==> flow/design.v <==
`timescale 1ns / 1ps
module data_log(input [6:0] datain, input data_ready,  output reg [3:0] out);
parameter 
 r = 14'b11100100001101, 
t1 = 21'b111010001100010001101, 
t2 = 21'b111010001100100001101, 
 g = 14'b11001110001101,
s1 = 21'b111001101100010001101, 
s2 = 21'b111001101100100001101, 
s3 = 21'b111001101100110001101, 
one= 14'b01100010001101, 
two= 14'b01100100001101;          
reg [20:0] data;
always @(posedge data_ready)
    begin
    data = data << 7| datain;
    if(data[13:0] == r) out = 4'b0000;
    else if(data[20:0] == t1) out = 4'b0001;  
    else if(data[20:0] == t2) out = 4'b0010;
    else if(data[13:0] == g)  out = 4'b0011;
    else if(data[20:0] == s1) out = 4'b0100;
    else if(data[20:0] == s2) out = 4'b0101;
    else if(data[20:0] == s3) out = 4'b0110;
    else if(data[13:0] == one) out = 4'b0111;
    else if(data[13:0] == two) out = 4'b1000;
    else out = 4'b1111;
    end
endmodule
# From RTL to reports: data_log
# The steps from the RTL of data_log to its reports follow in flow order.
# Line numbers count from 1 in the design file above.
# A cell with n/a has no value.
dict set report inputs {
  top_module {data_log}
  clock {data_ready}
  library {sky130hd}
  pvt_corner {tt_025C_1v80}
}

# Word level
# Yosys after proc, flatten, opt, wreduce and memory -nomap, before mapping. Enables and synchronous resets that opt folds into registers are not counted as muxes. Memory bits, and registers merged into a memory's read port (data or address), are not among the register bits. Print and check cells are not counted. Equal cells are merged and count once.
dict set report classes {
  eq_ne 9
  mux 8
  n_logic 1
  reduce_and_logical 3
}
# op n
set ops {}
lappend ops {{21-bit == test with constant B} 5}
lappend ops {{14-bit by 13-bit == test with 1-bit output with constant B} 2}
lappend ops {{14-bit == test with constant B} 2}
lappend ops {{21-bit by 7-bit bitwise OR with 21-bit output} 1}
lappend ops {{3-bit two-way mux} 5}
lappend ops {{8-bit OR reduction} 1}
lappend ops {{4-bit OR reduction} 1}
lappend ops {{2-bit two-way mux} 2}
lappend ops {{2-bit OR reduction} 1}
lappend ops {{1-bit two-way mux} 1}
dict set report word_totals {
  regBits 18
  wordCells 26
}

# Longest topological paths
# Longest topological path by Yosys (ltp), each cell counted once; first at word level (registers and memories cut), then after technology mapping (sequential cells cut; the memories' decode and read muxes count).
dict set report depth {
  ltp_word 10
  abc_area 0
  ltp_mapped 4
}

# Mapped cells and area
# The flow's flattened synthesis, as Yosys stat reports it; memories are mapped. The netlist is that of the ABC_AREA named above (0 if unset); the other value can give another one.
# Totals and module areas in this step are rounded.
# cell_type n
set by_type {}
lappend by_type {sky130_fd_sc_hd__dfxtp_1 18}
lappend by_type {sky130_fd_sc_hd__and4b_1 2}
lappend by_type {sky130_fd_sc_hd__and2b_2 2}
lappend by_type {sky130_fd_sc_hd__nor4b_1 2}
lappend by_type {sky130_fd_sc_hd__nand2_1 4}
lappend by_type {sky130_fd_sc_hd__nor2_1 4}
lappend by_type {sky130_fd_sc_hd__nor4b_2 1}
lappend by_type {sky130_fd_sc_hd__a2111oi_1 1}
lappend by_type {sky130_fd_sc_hd__a21oi_1 2}
lappend by_type {sky130_fd_sc_hd__and3b_2 1}
lappend by_type {sky130_fd_sc_hd__mux2i_1 1}
lappend by_type {sky130_fd_sc_hd__nand3_1 2}
lappend by_type {sky130_fd_sc_hd__a211o_1 1}
lappend by_type {sky130_fd_sc_hd__nand4b_1 1}
lappend by_type {sky130_fd_sc_hd__o2bb2ai_1 1}
lappend by_type {sky130_fd_sc_hd__o32ai_1 1}
lappend by_type {sky130_fd_sc_hd__or2b_2 1}
lappend by_type {sky130_fd_sc_hd__nand3b_1 1}
# Other cell types: 6; their cells: 6.
dict set report synth_totals {
  stdcells 52
  area_um2 598.1
  ffs 18
}

# Timing after synthesis
# Path of least setup slack by OpenSTA after synthesis, without wires, with an ideal clock, recovery checks aside; 20% of the period is set as input and as output delay. Where synthesis merged equal registers, the netlist keeps one of their names.
dict set report synth_timing {
  path_type {reg-to-reg}
  from {register data[0]}
  to {register out[3]}
  tclk_ns 1.4
  t_first_pin_ns 0.000
  t_arrival_ns 1.126
  required_ns 1.273
  setup_slack_ns 0.147
  path_delay_ns 1.253
  path_stages 5
  period_less_setup_slack_ns 1.253
}
# "path_delay_ns" = arrival - input delay + setup time.
# "path_stages": output pins that drive a net of the path, with the launching flip-flop's if there is one; two outputs of one cell count as two.
# "period_less_setup_slack_ns" = period - worst setup slack (recovery checks aside). The figure is calculated, with input and output delays left at 20% of the set period.
# Between the ends stands the longest chain of elaborated cells between them, by number of cells; it is not shown to be the way that was timed. Of several equally long chains one is given.
# Each line given opens the expression or statement behind the cell; cells for indexed reads and writes are added by Yosys, which also makes memories of some case tables.
# A register here has more assigning lines than the two given.
dict set report synth_via {
  cell_sequence {sky130_fd_sc_hd__dfxtp_1 -> sky130_fd_sc_hd__nor4b_2 -> sky130_fd_sc_hd__o211ai_1 -> sky130_fd_sc_hd__a2111oi_1 -> sky130_fd_sc_hd__nor2_1}
  elab_chain_len 3
}
# item line
set synth_lines {}
lappend synth_lines {{start: assignment} 16} ;# data = data << 7| datain;
lappend synth_lines {{21-bit by 7-bit bitwise OR with 21-bit output} 16}
lappend synth_lines {{14-bit == test} 17} ;# if(data[13:0] == r) out = 4'b0000;
lappend synth_lines {{8-bit OR reduction} n/a}
lappend synth_lines {{end: assignment} 17}
lappend synth_lines {{end: assignment} 18} ;# else if(data[20:0] == t1) out = 4'b0001;
lappend synth_lines {{end: declaration} 2} ;# module data_log(input [6:0] datain, input data_ready,  output reg [3:0] out);

# Timing after layout
# Path of least setup slack in the final report of run A (OpenROAD, finished layout, wires in). Where an end is a register, its clock arrival counts in the times.
dict set report layout_timing {
  path_type {input-to-reg}
  from {input datain[5]}
  to {register out[2]}
  tclk_ns 1.84
  t_first_pin_ns 0.37
  t_arrival_ns 1.77
  required_ns 1.97
  setup_slack_ns 0.20
  path_stages 5
}
# Between the ends stands the longest chain of elaborated cells between them, by number of cells; it is not shown to be the way that was timed. Of several equally long chains one is given.
# A register here has more assigning lines than the two given.
dict set report layout_via {
  cell_sequence {sky130_fd_sc_hd__clkdlybuf4s50_1 -> sky130_fd_sc_hd__nor4_1 -> sky130_fd_sc_hd__nand3_1 -> sky130_fd_sc_hd__o32ai_1 -> sky130_fd_sc_hd__a21oi_1}
  elab_chain_len 7
}
# item line
set layout_lines {}
lappend layout_lines {{start: declaration} 2} ;# module data_log(input [6:0] datain, input data_ready,  output reg [3:0] out);
lappend layout_lines {{21-bit by 7-bit bitwise OR with 21-bit output} 16} ;# data = data << 7| datain;
lappend layout_lines {{14-bit by 13-bit == test with 1-bit output} 25} ;# else if(data[13:0] == two) out = 4'b1000;
lappend layout_lines {{3-bit two-way mux} 25}
lappend layout_lines {{3-bit two-way mux} 24} ;# else if(data[13:0] == one) out = 4'b0111;
lappend layout_lines {{3-bit two-way mux} 23} ;# else if(data[20:0] == s3) out = 4'b0110;
lappend layout_lines {{3-bit two-way mux} 22} ;# else if(data[20:0] == s2) out = 4'b0101;
lappend layout_lines {{3-bit two-way mux} 21} ;# else if(data[20:0] == s1) out = 4'b0100;
lappend layout_lines {{end: assignment} 20} ;# else if(data[13:0] == g)  out = 4'b0011;
lappend layout_lines {{end: assignment} 21}
lappend layout_lines {{end: declaration} 2}

; data_log through Yosys and OpenROAD on sky130hd: 2 stored runs, unordered, with their settings and measured results. The constraints put input and output delay at 20% of the set period each and load the outputs with 0.01 pF.
; "achieved_clock_period_ns": clock period set for the run, less the worst setup slack. It is reckoned from that one timing run; input and output delays stay at 20% of the period that was set.
; "timing.worst_path_ns": the worst setup path's part of the clock period (all of it between registers, 20% less for each end at a port) less its slack. A launch clock that arrives late makes it longer, a capture clock that arrives late makes it shorter.
; "power_mw" is the tool's figure for a default switching activity; nothing was simulated.
; The measured numbers are rounded.

[run A: settings]
period_ns = 1.84
CORE_UTILIZATION = 28
SETUP_SLACK_MARGIN = -0.14
PLACE_DENSITY_LB_ADDON = 0.14
CORE_ASPECT_RATIO = 0.56
CELL_PAD_IN_SITES_GLOBAL_PLACEMENT = 1
GPL_ROUTABILITY_DRIVEN = 0
CTS_CLUSTER_SIZE = 16
CAP_MARGIN = 10
SLEW_MARGIN = 20
MIN_ROUTING_LAYER = met1
MAX_ROUTING_LAYER = met4
CORE_MARGIN = 2
[run A: results]
total_die_area_um2 = 2537
ws_hold_ns = 0.370
fin_ws_ns = 0.197
finish.utilization_pct = 41.2
post_route_stdcell_area_um2 = 822.0
post_synth_area_um2 = 598.1
setupTns_ns = 0.000
power_mw = 0.7235
timing.worst_path_ns = 1.27
worst_setup_path_type = input-to-reg
achieved_clock_period_ns = 1.643

[run B: settings]
period_ns = 1.35
CORE_UTILIZATION = 25
CAP_MARGIN = 20
CORE_MARGIN = 2
SLEW_MARGIN = 20
[run B: results]
total_die_area_um2 = 2799
ws_hold_ns = 0.093
fin_ws_ns = 0.077
finish.utilization_pct = 41.0
post_route_stdcell_area_um2 = 914.6
post_synth_area_um2 = 598.1
setupTns_ns = 0.000
power_mw = 0.9680
timing.worst_path_ns = 1.27
worst_setup_path_type = reg-to-reg
achieved_clock_period_ns = 1.273
